==> flow/design.v <==
module axi4_lite_interface (
input	wire			clk,reset_n,
	input	wire 	[31:0]	awaddr,
	input	wire 	[31:0]	wdata,
	input	wire 			wvalid,
	output	reg 			wready,
	input	wire 			bready,
	output	reg 			bvalid,
	input	wire 	[31:0]	araddr,
	output	reg 	[31:0]	rdata,
	output	reg 			rvalid,
	input	wire 			rready,
	output	wire	[31:0]	load_value,
	output	reg				start,stop,
	input	wire			expired
);
reg 	[31:0]	LOAD;
reg				CONTROL;
always@(posedge clk,negedge reset_n)
begin
	if(!reset_n)
	begin
		LOAD 	<= 32'd0;
		CONTROL <= 1'b0 ;
		start	<= 1'b0 ;
		stop	<= 1'b0 ;
		wready	<= 1'b0 ;
		bvalid	<= 1'b0 ;
		rvalid	<= 1'b0 ;
	end
	else
	begin
		wready <= wvalid && !wready;					
		if (wready) begin
			case(awaddr)
				32'h00:	LOAD <= wdata;
				32'h04:	begin
							CONTROL <= wdata[0];
							if(wdata[0]) 	start <= 1'b1;
							else			stop  <= 1'b1;
						end
			endcase
			bvalid <= 1'b1;
		end
		if(bvalid && bready) bvalid <= 1'b0;	 
		if(start) start <= 1'b0;
		if(stop)  stop 	<= 1'b0;
		if(rready && !rvalid) begin
			rvalid <= 1'b1;
			case(araddr)
				32'h00: rdata <= LOAD;
				32'h04: rdata <= {31'b0,CONTROL};
				32'h08: rdata <= {31'b0,expired};
			endcase
		end
		if(rvalid && rready) rvalid <= 1'b0;
	end
end
assign load_value = LOAD;
endmodule
# Reports on axi4_lite_interface
# Tool output for the design above, in the order of the flow.
# Lines are those of the file above, counted from 1.
# Operators carry their Yosys type and port widths (W data, S select, Z words).
# Library cell names are shortened.
# The mark -- stands for no value.
# setup
top	axi4_lite_interface
clock_port	clk
cell_library	sky130hd
lib_corner	tt_025C_1v80

# After elaboration
# Counts by Yosys on the flattened word-level netlist (proc, flatten, opt, wreduce; memories kept). Register bits leave out memories and registers merged into their read ports (data or address). Print and check cells are left out. Cells with the same type and inputs are merged into one.
# word_totals
register_bits	70
in_bits	102
# op_classes
equal	3
mux	13
reduce_and_logical	14
# op_table
operator	n
$pmux W32 S3	1
$eq A32 B3 Y1 const B	2
$logic_not A32 Y1	2
$eq A32 B4 Y1 const B	1
$mux W1	12
$logic_and A1 B1 Y1	4
$reduce_and A2 Y1	2
$reduce_bool A2 Y1	2
$reduce_and A3 Y1	1
$reduce_bool A3 Y1	1
$logic_not A1 Y1	2

# Logic depth
# Longest topological path by Yosys (ltp), each cell counted once; first at word level (registers and memories cut), then after technology mapping (sequential cells cut; the memories' decode and read muxes count).
# logic_depth
word_depth	4
ABC_AREA	0
depth_mapped	5
ltp_nobuf	4

# After synthesis
# Yosys stat after the flow's synthesis: flattened, memories mapped to cells. It holds for the ABC_AREA given above (unset counts as 0); a run with the other value may have another netlist.
# mapped
cells	179
area_um2	2781.4
seqArea_um2	1911.8
ff_cells	70
buffers	6
# types
type	n	area_total_um2
edfxtp_1	32	960.922
dfrtp_1	38	950.912
mux2_2	31	349.085
nor2b_1	32	200.192
nor4_1	14	87.584
buf_6	3	33.782
nand4_1	4	25.024
mux2_1	2	22.522
nor3_4	1	16.266
buf_2	3	15.014
inv_1	4	15.014
mux2i_1	1	10.01
nor3_1	2	10.01
a2111oi_0	1	8.758
and3b_1	1	8.758
nor4b_1	1	8.758
o32ai_1	1	8.758
xnor2_1	1	8.758
# Not listed: further types 6, cells in them 7.

# Worst setup path after synthesis
# OpenSTA on the mapped netlist: ideal clock, no wires. The path of least setup slack (recovery checks aside). Input and output delay are each 20% of the period. Register names are those of the netlist, which keeps one name where synthesis merged equal registers.
# synth_timing
path_kind	input port to flip-flop
start	input port araddr[28]
end	register rdata[0]
tclk_ps	12700
in_delay_ps	2540
setup_time_ps	595
arrival_ps	8105
path_slack_ps	4000
path_delay_ps	6160
driving_pins	3
path_buffers	0
synth_period_reached_ps	8700
# "path_delay_ps" = arrival - input delay + setup time.
# "driving_pins": output pins that drive a net of the path, with the launching flip-flop's if there is one; two outputs of one cell count as two.
# "synth_period_reached_ps" = period - worst setup slack (recovery checks aside). The figure is calculated, with input and output delays left at 20% of the set period.
# The rows between start and end are the longest chain of elaborated cells between them; the timing report does not say that the signal goes this way. Where chains are equally long, one stands for them.
# A line is the first line of the expression or statement that the cell stems from. Yosys adds cells for indexed reads and writes and turns some case tables into memories.
# A register here has more assigning lines than the two given.
# Only ways into the end's enable, where the timed path ends, are counted here.
# synth_between
cell_sequence	nor4_1 nand4_1 a2111oi_0
elab_chain_cells	3
# synth_rtl
element	line_no	rtl
start: declaration	9	input wire [31:0] araddr,
$eq A32 B4 Y1	50	case(araddr)
$reduce_bool A3 Y1	--
$reduce_and A3 Y1	--
end: assignment	52	32'h04: rdata <= {31'b0,CONTROL};
end: assignment	53	32'h08: rdata <= {31'b0,expired};
end: declaration	10	output reg [31:0] rdata,

# Timing after layout
# Path of least setup slack in the final report of flow run 1 (OpenROAD, finished layout, wires in). Where an end is a register, its clock arrival counts in the times.
# The path's times are printed in steps of 10 ps; the period is the one set.
# layout_timing
path_kind	input port to flip-flop
start	input port araddr[20]
end	register rdata[21]
tclk_ps	7900
in_delay_ps	1580
setup_time_ps	340
arrival_ps	3380
path_slack_ps	4510
driving_pins	5
path_buffers	2
# The rows between start and end are the longest chain of elaborated cells between them; the timing report does not say that the signal goes this way. Where chains are equally long, one stands for them.
# A register here has more assigning lines than the two given.
# Only ways into the end's enable, where the timed path ends, are counted here.
# layout_between
cell_sequence	clkdlybuf4s50_1 nor4_1 nand4_1 a2111oi_4 buf_4
elab_chain_cells	3
# layout_rtl
element	line_no	rtl
start: declaration	9	input wire [31:0] araddr,
$eq A32 B4 Y1	50	case(araddr)
$reduce_bool A3 Y1	--
$reduce_and A3 Y1	--
end: assignment	52	32'h04: rdata <= {31'b0,CONTROL};
end: assignment	53	32'h08: rdata <= {31'b0,expired};
end: declaration	10	output reg [31:0] rdata,

# Measured data: module axi4_lite_interface, platform sky130hd, 2 stored runs of the flow under differing settings, order arbitrary. Input and output delays are each 20% of the period that was set; the output load is 0.01 pF.
# By "achieved_clock_period_ps" is meant the clock period of the run minus its worst setup slack. This is arithmetic on one report: input and output delays are still those of the set period (20% each).
# "worstPathTime_ps" is the time allowed to the run's worst setup path (the clock period less input and output delay, where it has them) less its slack. Clock arrival times count: a late capture clock shortens it, a late launch clock lengthens it.
# "fin_power_mw" is the tool's figure for a default switching activity; nothing was simulated.
# "worstPathTime_ps" is given in steps of 10 ps.
# A setting shown as n/a is not set for that run.
# Among the results, n/a means that no value is shown for the run.
name,flow run 1,flow run 2
period_ns,7.9,6.04
SETUP_SLACK_MARGIN,1.93,1.78
CAP_MARGIN,20,0
CORE_MARGIN,2,2
CORE_UTILIZATION,40,59
SLEW_MARGIN,20,5
PLACE_DENSITY_LB_ADDON,n/a,0.05
CELL_PAD_IN_SITES_GLOBAL_PLACEMENT,n/a,1
ABC_AREA,n/a,1
GPL_TIMING_DRIVEN,n/a,1
GPL_ROUTABILITY_DRIVEN,n/a,0
CTS_CLUSTER_SIZE,n/a,91
MAX_ROUTING_LAYER,n/a,met4
fin_power_mw,0.7307,n/a
holdWs_ps,441,n/a
worst_setup_slack_ps,4507,n/a
final_cell_area_um2,4765.8,n/a
achieved_clock_period_ps,3393,n/a
ys_area_um2,2781.4,n/a
finalUtil_pct,70.5,n/a
total_die_area_um2,7636.1,n/a
tns_setup_ps,0,n/a
worstPathTime_ps,1810,n/a
worst_path_kind,input port to flip-flop,n/a
# Flow run 2: did not finish, placement stopped with FLW-0024

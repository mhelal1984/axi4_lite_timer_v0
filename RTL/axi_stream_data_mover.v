==> flow/design.v <==
module axi_stream_data_mover (
input	wire			clk,
input	wire			reset_n,
input	wire	[31:0]	s_axis_tdata,		 
input	wire			s_axis_tvalid,       
output	wire			s_axis_tready,       
output	wire	[31:0]	m_axis_tdata,		 
output	wire			m_axis_tvalid,       
input	wire			m_axis_tready       
);
reg	[31:0]	data_reg;
reg			data_valid;
always@(posedge clk,negedge reset_n)
begin
	if(!reset_n)
	begin
		data_reg <= 32'd0;
		data_valid <= 1'b0;
	end
	else if(s_axis_tvalid && s_axis_tready)		 
	begin
		data_reg <= s_axis_tdata;					 
		data_valid <= 1'b1;							 
	end
	else if(m_axis_tvalid && m_axis_tready)		 
	begin											 
		data_valid <= 1'b0;							 
	end
end
assign m_axis_tdata		= data_reg;
assign m_axis_tvalid	= data_valid;
assign s_axis_tready = !data_valid || (m_axis_tvalid && m_axis_tready);
endmodule
From RTL to reports: axi_stream_data_mover
Tool output for the design above, in the order of the flow.
Line numbers count from 1 in the design file above.
Operators carry their Yosys type and port widths (W data, S select, Z words).
Cell names lack the library's common part.
{"block": "inputs", "top": "axi_stream_data_mover", "clock_port": "clk", "lib": "sky130hd", "lib_corner": "tt_025C_1v80"}

Word level
Source: Yosys, flattened and elaborated, memories not mapped. Widths are those after wreduce. Registers that Yosys merges into a memory's read port (data or address) are not register bits. Print and check cells do not count. Equal cells are merged and count once.
{"block": "classes", "addsub": 0, "mul": 0, "n_div": 0, "n_cmp": 0, "equal": 0, "shifts": 0, "n_mux": 2, "logic": 0, "reduce_logical": 5}
{"block": "op_table", "cell": "$logic_and A1 B1 Y1", "n": 2}
{"block": "op_table", "cell": "$reduce_bool A2 Y1", "n": 1}
{"block": "op_table", "cell": "$mux W1", "n": 2}
{"block": "op_table", "cell": "$logic_or A1 B1 Y1", "n": 1}
{"block": "op_table", "cell": "$logic_not A1 Y1", "n": 1}
{"block": "word_totals", "register_bits": 33, "latch_bits": 0, "mem_bits_rw": 0, "romBits": 0, "clocked_rd_ports_x_width": 0, "memories": 0, "inputBits": 36}

Logic depth
Yosys ltp: most cells in a row. Word level: on the elaborated netlist, between registers, memories and ports. Mapped: between sequential cells and ports; inverters and the memories' decode and read muxes count.
{"block": "logic_depth", "ltp_word": 4, "abc_area": 0, "depth_mapped": 4, "depth_no_buf": 3}

After synthesis
Source: synth_stat.txt of the flow (Yosys; design flattened, memories mapped). It holds for the ABC_AREA given above (unset counts as 0); a run with the other value may have another netlist.
{"block": "types", "cell": "dfrtp_1", "n": 33}
{"block": "types", "cell": "mux2_4", "n": 30}
{"block": "types", "cell": "buf_12", "n": 3}
{"block": "types", "cell": "mux2_2", "n": 2}
{"block": "types", "cell": "nand2b_4", "n": 1}
{"block": "types", "cell": "nand2_4", "n": 1}
{"block": "types", "cell": "or2b_1", "n": 1}
{"block": "synth_totals", "cells": 71, "synth_area_um2": 1391.3, "sequential_area_um2": 825.8, "ffs": 33}

Path before layout
Source: OpenSTA report_checks on the synthesized netlist (no wires, ideal clock, input and output delay 20% of the period each), path of least setup slack; recovery checks are left aside. Register names are those of the netlist, which keeps one name where synthesis merged equal registers.
{"block": "synth_timing", "path_type": "reg2reg", "start": "register data_valid", "end": "register data_reg[0]", "period_ns": 1.48, "setup_ns": 0.125, "launch_ns": 0.000, "arrival_time_ns": 1.071, "required_time_ns": 1.355, "setup_slack_ns": 0.284, "delay_ns": 1.196, "path_stages": 5, "synth_period_reached_ns": 1.196}
"delay_ns" is the arrival time less input delay plus setup time.
"path_stages" counts driving pins, that of a launching flip-flop among them; a cell with two outputs on the path counts twice.
"synth_period_reached_ns" = period - worst setup slack (recovery checks aside). The figure is calculated, with input and output delays left at 20% of the set period.
Between the ends stands the longest chain of elaborated cells between them, by number of cells; it is not shown to be the way that was timed. Of several equally long chains one is given.
Each line given opens the expression or statement behind the cell; cells for indexed reads and writes are added by Yosys, which also makes memories of some case tables.
A register here has more assigning lines than the two given.
{"block": "synth_between", "cell_sequence": "dfrtp_1 -> nand2b_4 -> nand2_4 -> buf_12 -> mux2_4", "elab_chain_cells": 3, "cells_between": 4, "cone_classes": "reduce/logical (4)"}
{"block": "synth_lines", "item": "from (decl)", "line_no": 12, "rtl": "reg data_valid;"}
{"block": "synth_lines", "item": "from (assign)", "line_no": 18, "rtl": "data_valid <= 1'b0;"}
{"block": "synth_lines", "item": "from (assign)", "line_no": 23, "rtl": "data_valid <= 1'b1;"}
{"block": "synth_lines", "item": "$logic_not A1 Y1", "line_no": 32, "rtl": "assign s_axis_tready = !data_valid || (m_axis_tvalid && m_axis_tready);"}
{"block": "synth_lines", "item": "$logic_or A1 B1 Y1", "line_no": 32}
{"block": "synth_lines", "item": "$logic_and A1 B1 Y1", "line_no": 20, "rtl": "else if(s_axis_tvalid && s_axis_tready)"}
{"block": "synth_lines", "item": "to (assign)", "line_no": 17, "rtl": "data_reg <= 32'd0;"}
{"block": "synth_lines", "item": "to (assign)", "line_no": 22, "rtl": "data_reg <= s_axis_tdata;"}
{"block": "synth_lines", "item": "to (decl)", "line_no": 11, "rtl": "reg [31:0] data_reg;"}

--- runs ---
Record of 2 stored runs of the RTL-to-layout flow on axi_stream_data_mover, platform sky130hd. The runs are unordered. Constraints: input delay and output delay 20% of the set period each, output load 0.01 pF.

Stored run 1
==> flow/run.sh <==
#!/bin/bash
# the make line also repeats the synthesis and layout settings of config.mk as NAME=value (left out here)
make -C /OpenROAD-flow-scripts/flow DESIGN_CONFIG=/design/flow/config.mk WORK_HOME=/design/flow/orfs CLKGATE_MAP_FILE= finish
==> flow/config.mk <==
export PLATFORM = sky130hd
export DESIGN_NAME = axi_stream_data_mover
export DESIGN_NICKNAME = axi_stream_data_mover
export VERILOG_FILES = /design/flow/design.v
export SDC_FILE = /design/flow/constraint.sdc
export NUM_CORES = 4
export LEC_CHECK = 0
export ABC_AREA = 0
export CAP_MARGIN = 20
export CELL_PAD_IN_SITES_GLOBAL_PLACEMENT = 0
export CORE_MARGIN = 2
export CORE_UTILIZATION = 64
export MIN_ROUTING_LAYER = met2
export SETUP_SLACK_MARGIN = 0.01
export SLEW_MARGIN = 20
==> flow/constraint.sdc <==
create_clock -name core_clock -period 0.915 [get_ports {clk}]
set_input_delay 0.1830 -clock core_clock [delete_from_list [all_inputs] [get_ports {clk}]]
set_output_delay 0.1830 -clock core_clock [all_outputs]
set_load 0.01 [all_outputs]

==> results of stored run 1, as JSON <==
{
  "outcome": "not finished: placement ended with error GPL-0301"
}

Stored run 2
==> flow/run.sh <==
#!/bin/bash
# the make line also repeats the synthesis and layout settings of config.mk as NAME=value (left out here)
make -C /OpenROAD-flow-scripts/flow DESIGN_CONFIG=/design/flow/config.mk WORK_HOME=/design/flow/orfs CLKGATE_MAP_FILE= finish
==> flow/config.mk <==
export PLATFORM = sky130hd
export DESIGN_NAME = axi_stream_data_mover
export DESIGN_NICKNAME = axi_stream_data_mover
export VERILOG_FILES = /design/flow/design.v
export SDC_FILE = /design/flow/constraint.sdc
export NUM_CORES = 4
export LEC_CHECK = 0
export CAP_MARGIN = 40
export CELL_PAD_IN_SITES_DETAIL_PLACEMENT = 0
export CORE_MARGIN = 2
export CORE_UTILIZATION = 70
export MIN_ROUTING_LAYER = met2
export PLACE_DENSITY_LB_ADDON = 0.19
export SETUP_SLACK_MARGIN = 0.34
export SLEW_MARGIN = 10
==> flow/constraint.sdc <==
create_clock -name core_clock -period 1.57 [get_ports {clk}]
set_input_delay 0.3140 -clock core_clock [delete_from_list [all_inputs] [get_ports {clk}]]
set_output_delay 0.3140 -clock core_clock [all_outputs]
set_load 0.01 [all_outputs]

==> results of stored run 2, as JSON <==
{
  "outcome": "not finished: placement ended with error FLW-0024"
}
--- end ---

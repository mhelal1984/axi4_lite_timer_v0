==> flow/design.v <==
module axi4_lite_if (
	input	wire			clk,reset_n,
	input	wire 	[31:0]	awaddr,
	input	wire 			awvalid,
	output	reg 			awready,
	input	wire 	[31:0]	wdata,
	input	wire 			wvalid,
	output	reg 			wready,
	input	wire 			bready,
	output	reg 			bvalid,
	input	wire 	[31:0]	araddr,
	input	wire 			arvalid,
	output	reg 			arready,
	output	reg 	[31:0]	rdata,
	output	reg 			rvalid,
	input	wire 			rready,
	output	wire	[31:0]	load_value,
	output	reg				start,stop,
	input	wire			expired
);
reg	[31:0]		awaddr_reg,araddr_reg;
reg				awaddr_waiting,araddr_waiting;	
reg	[31:0]		load_reg;
reg				control_reg;
always@(posedge clk,negedge reset_n) begin
	if(!reset_n)
	begin
		awready 		    <= 1'b0;
		awaddr_reg 		  <= 32'b0;
		awaddr_waiting 	<= 1'b0;
		wready 		    	<= 1'b0;
		bvalid	 		    <= 1'b0;
		araddr_reg		<= 32'b0;
		araddr_waiting 	<= 1'b0;
		arready 		<= 1'b0;
		rdata	 		<= 32'b0;
		rvalid	 		<= 1'b0;
		start 			<= 1'b0;
		stop	 		<= 1'b0;
		load_reg	 	<= 32'b0;
		control_reg	 	<= 1'b0;
	end
	else begin
		if(awvalid && !awready )begin
			awready		<= 1'b1;
			awaddr_reg 	<= awaddr;
			awaddr_waiting <= 1'b1;
		end
		else begin
			awready <= 1'b0;
		end
		wready <= wvalid && !wready;	 
		if ( wvalid && !wready && awaddr_waiting)	 
		begin
			case(awaddr_reg)
				32'h00:	load_reg <= wdata;
				32'h04:begin
					control_reg <= wdata[0];
					if(wdata[0])	start <= 1'b1;
					else			stop  <= 1'b1;
				end
			endcase
			awaddr_waiting <= 1'b0;
			bvalid <= 1'b1;
		end
		if(start)	start <= 1'b0;
		if(stop )   stop  <= 1'b0;
		if(bvalid && bready)	bvalid <= 1'b0;
		if(arvalid && !arready) begin 
			arready <= 1'b1;
			araddr_reg <= araddr;
			araddr_waiting <= 1'b1;
		end
		else
		begin
			arready  <= 1'b0;	 
		end
		if(rready && !rvalid && araddr_waiting)	 
		begin
			case(araddr_reg)
				32'h00:	rdata <= load_reg;
				32'h04:	rdata <= {31'b0,control_reg};
				32'h08: rdata <= {31'b0,expired};
				default: rdata <= 32'hDEADBEEF;
			endcase
			rvalid <= 1'b1;	 
			araddr_waiting <= 1'b0;	 
		end
		if (rvalid)	rvalid <= 1'b0;	 
	end
end
assign load_value = load_reg;	 
endmodule
From RTL to reports: axi4_lite_if. Tool output for the design above, in the order of the flow. Lines are those of the file above, counted from 1. Operators carry their Yosys type and port widths (W data, S select, Z words). Library cell names are shortened. A cell with -- has no value.

Top module: axi4_lite_if. Clock input: clk. Library: sky130hd. Corner: tt_025C_1v80.

Elaborated design. Source: Yosys, flattened and elaborated, memories not mapped. Widths are those after wreduce. Registers that Yosys merges into a memory's read port (data or address) are not register bits. Print and check cells do not count. Equal cells are merged and count once.

The entry for register bits reads 138. The figure for output and inout port bits is 71. Under word-level cells stands 54.

Equal/unequal tests: 3. The figure for multiplexer cells is 19. Reductions and logical operators: 18.

Operators with widths (number): $pmux W32 S3 (1); $eq A32 B3 Y1 const B (2); $logic_not A32 Y1 (2); $eq A32 B4 Y1 const B (1); $mux W1 (18); $logic_and A1 B1 Y1 (7); $reduce_bool A2 Y1 (3); $logic_not A1 Y1 (4); $reduce_and A2 Y1 (2).

Depth. Yosys ltp: most cells in a row. Word level: on the elaborated netlist, between registers, memories and ports. Mapped: between sequential cells and ports; inverters and the memories' decode and read muxes count.

Under word-level depth stands 5. The entry for ABC_AREA reads 0. The entry for depth in mapped cells reads 6. The figure for gate-level depth less buffers is 4.

Synthesis result. Yosys stat after the flow's synthesis: flattened, memories mapped to cells. It holds for the ABC_AREA given above (unset counts as 0); a run with the other value may have another netlist. The area totals of this step are shown rounded.

For standard cells after synthesis the number is 390. Under synthesis area stands 5400 um2. The entry for mapped flip-flops reads 138. Buffers: 21.

Cells by type: dfrtp_1 (number 138, total area 3.45E+03 um2); mux2_2 (number 94, total area 1.06E+03 um2); a21oi_1 (number 24, total area 120.115 um2); nor2_1 (number 32, total area 120.115 um2); nand2_1 (number 28, total area 105.101 um2); nor4_1 (number 14, total area 87.584 um2); a31o_2 (number 8, total area 70.067 um2); nor2b_1 (number 11, total area 68.816 um2); clkbuf_1 (number 13, total area 48.797 um2); buf_6 (number 3, total area 33.782 um2); and4_1 (number 3, total area 26.275 um2); mux2_1 (number 2, total area 22.522 um2); nor4_4 (number 1, total area 21.27 um2); mux2i_1 (number 2, total area 20.019 um2); and3b_1 (number 2, total area 17.517 um2); nand4_1 (number 2, total area 12.512 um2); buf_1 (number 3, total area 11.261 um2); buf_2 (number 2, total area 10.01 um2).

Other cell types: 7; their cells: 8.

Path before layout. Source: OpenSTA report_checks on the synthesized netlist (no wires, ideal clock, input and output delay 20% of the period each), path of least setup slack; recovery checks are left aside. Register names are those of the netlist, which keeps one name where synthesis merged equal registers.

Kind: register to register. Start: register awaddr_reg[20]. End: register load_reg[10]. The entry for period reads 1970 ps. For library setup time the number is 125 ps. Arrival time: 1742 ps. Under data required time stands 1845 ps. The figure for setup slack is 103 ps. The figure for delay of the path is 1867 ps. The figure for driving pins on the path is 6. The figure for path buffers is 1. Under synthesis period reached stands 1867 ps.

"delay of the path" is the arrival time less input delay plus setup time. "driving pins on the path": output pins that drive a net of the path, with the launching flip-flop's if there is one; two outputs of one cell count as two. "synthesis period reached" = period - worst setup slack (recovery checks aside). The figure is calculated, with input and output delays left at 20% of the set period. The rows between start and end are the longest chain of elaborated cells between them; the timing report does not say that the signal goes this way. Where chains are equally long, one stands for them. A line is the first line of the expression or statement that the cell stems from. Yosys adds cells for indexed reads and writes and turns some case tables into memories.

Path through: dfrtp_1 > nor4_1 > nand4_1 > nor4_4 > buf_6 > mux2_2. For cells in the longest elaborated chain the number is 2. Under elaborated cells on any way between the ends stands 2. Those cells by class: 2 x reduce/logical.

RTL lines, path after synthesis: start: declaration (line 21) `reg [31:0] awaddr_reg,araddr_reg;`; start: assignment (line 29) `awaddr_reg <= 32'b0;`; start: assignment (line 46) `awaddr_reg <= awaddr;`; $logic_not A32 Y1 (line 55) `case(awaddr_reg)`; $reduce_and A2 Y1; end: assignment (line 40) `load_reg <= 32'b0;`; end: assignment (line 56) `32'h00: load_reg <= wdata;`; end: declaration (line 23) `reg [31:0] load_reg;`.

Timing after layout. Path of least setup slack in the final report of entry B (OpenROAD, finished layout, wires in). Where an end is a register, its clock arrival counts in the times. The report prints the path's times to 10 ps; the period is as set.

Kind: register to register. Start: register awaddr_reg[1]. End: register load_reg[31]. The entry for period reads 1130 ps. For library setup time the number is 120 ps. Arrival time: 2330 ps. Under data required time stands 1420 ps. The figure for setup slack is -910 ps. The figure for driving pins on the path is 7. The figure for path buffers is 2.

The rows between start and end are the longest chain of elaborated cells between them; the timing report does not say that the signal goes this way. Where chains are equally long, one stands for them.

Path through: dfrtp_1 > nor4_4 > nand3_1 > nor4_4 > buf_6 > buf_12 > mux2_2. For cells in the longest elaborated chain the number is 2. Under elaborated cells on any way between the ends stands 2. Those cells by class: 2 x reduce/logical.

RTL lines, path after layout: start: declaration (line 21) `reg [31:0] awaddr_reg,araddr_reg;`; start: assignment (line 29) `awaddr_reg <= 32'b0;`; start: assignment (line 46) `awaddr_reg <= awaddr;`; $logic_not A32 Y1 (line 55) `case(awaddr_reg)`; $reduce_and A2 Y1; end: assignment (line 40) `load_reg <= 32'b0;`; end: assignment (line 56) `32'h00: load_reg <= wdata;`; end: declaration (line 23) `reg [31:0] load_reg;`.

# Flow runs of axi4_lite_if

Flow measurements of axi4_lite_if on sky130hd: 2 stored runs with different settings, listed in no order. Input and output delays are each 20% of the period that was set; the output load is 0.01 pF. "period achieved" means the clock period less the worst setup slack. The figure is calculated, with input and output delays left at 20% of the set period. "time used up by the worst setup path" is the time allowed to the run's worst setup path (the clock period less input and output delay, where it has them) less its slack. Clock arrival times count: a late capture clock shortens it, a late launch clock lengthens it. By "total power after layout" is meant OpenSTA's value without simulated activity: inputs other than the clock are taken to toggle once in ten clock periods, and the tool carries that through the logic. "time used up by the worst setup path" is given in steps of 10 ps. The measured numbers are rounded.

Files of entry A:
==> flow/run.sh <==
#!/bin/bash
# the make line also repeats the synthesis and layout settings of config.mk as NAME=value (left out here)
make -C /OpenROAD-flow-scripts/flow DESIGN_CONFIG=/design/flow/config.mk WORK_HOME=/design/flow/orfs CLKGATE_MAP_FILE= finish
==> flow/config.mk <==
export PLATFORM = sky130hd
export DESIGN_NAME = axi4_lite_if
export DESIGN_NICKNAME = axi4_lite_if
export VERILOG_FILES = /design/flow/design.v
export SDC_FILE = /design/flow/constraint.sdc
export NUM_CORES = 4
export LEC_CHECK = 0
export CAP_MARGIN = 15
export CORE_ASPECT_RATIO = 1.02
export CORE_MARGIN = 3
export CORE_UTILIZATION = 61
export CTS_CLUSTER_SIZE = 100
export PLACE_DENSITY_LB_ADDON = 0.24
export SLEW_MARGIN = 20
==> flow/constraint.sdc <==
create_clock -name core_clock -period 2.04 [get_ports {clk}]
set_input_delay 0.4080 -clock core_clock [delete_from_list [all_inputs] [get_ports {clk}]]
set_output_delay 0.4080 -clock core_clock [all_outputs]
set_load 0.01 [all_outputs]

Outcome of entry A: not finished: routing ended with error ODB-0269.

Files of entry B:
==> flow/run.sh <==
#!/bin/bash
# the make line also repeats the synthesis and layout settings of config.mk as NAME=value (left out here)
make -C /OpenROAD-flow-scripts/flow DESIGN_CONFIG=/design/flow/config.mk WORK_HOME=/design/flow/orfs CLKGATE_MAP_FILE= finish
==> flow/config.mk <==
export PLATFORM = sky130hd
export DESIGN_NAME = axi4_lite_if
export DESIGN_NICKNAME = axi4_lite_if
export VERILOG_FILES = /design/flow/design.v
export SDC_FILE = /design/flow/constraint.sdc
export NUM_CORES = 4
export LEC_CHECK = 0
export CAP_MARGIN = 20
export CELL_PAD_IN_SITES_GLOBAL_PLACEMENT = 1
export CORE_ASPECT_RATIO = 1.36
export CORE_MARGIN = 2
export CORE_UTILIZATION = 41
export CTS_CLUSTER_SIZE = 42
export GPL_ROUTABILITY_DRIVEN = 1
export MIN_ROUTING_LAYER = met1
export PLACE_DENSITY = 0.4
export SETUP_SLACK_MARGIN = 0.18
export SLEW_MARGIN = 35
==> flow/constraint.sdc <==
create_clock -name core_clock -period 1.13 [get_ports {clk}]
set_input_delay 0.2260 -clock core_clock [delete_from_list [all_inputs] [get_ports {clk}]]
set_output_delay 0.2260 -clock core_clock [all_outputs]
set_load 0.01 [all_outputs]

Results of entry B. For the time used up by the worst setup path the run shows 2040 ps. Worst setup path type: register to register. The full die area reads 14000 um2. The worst setup slack after layout is -910 ps. The Yosys chip area after synthesis is 5400 um2. The period achieved is 2040 ps. For the standard-cell area after routing the run shows 9800 um2. The utilization after routing comes to 77%. The measured total power after layout is 13 mW.
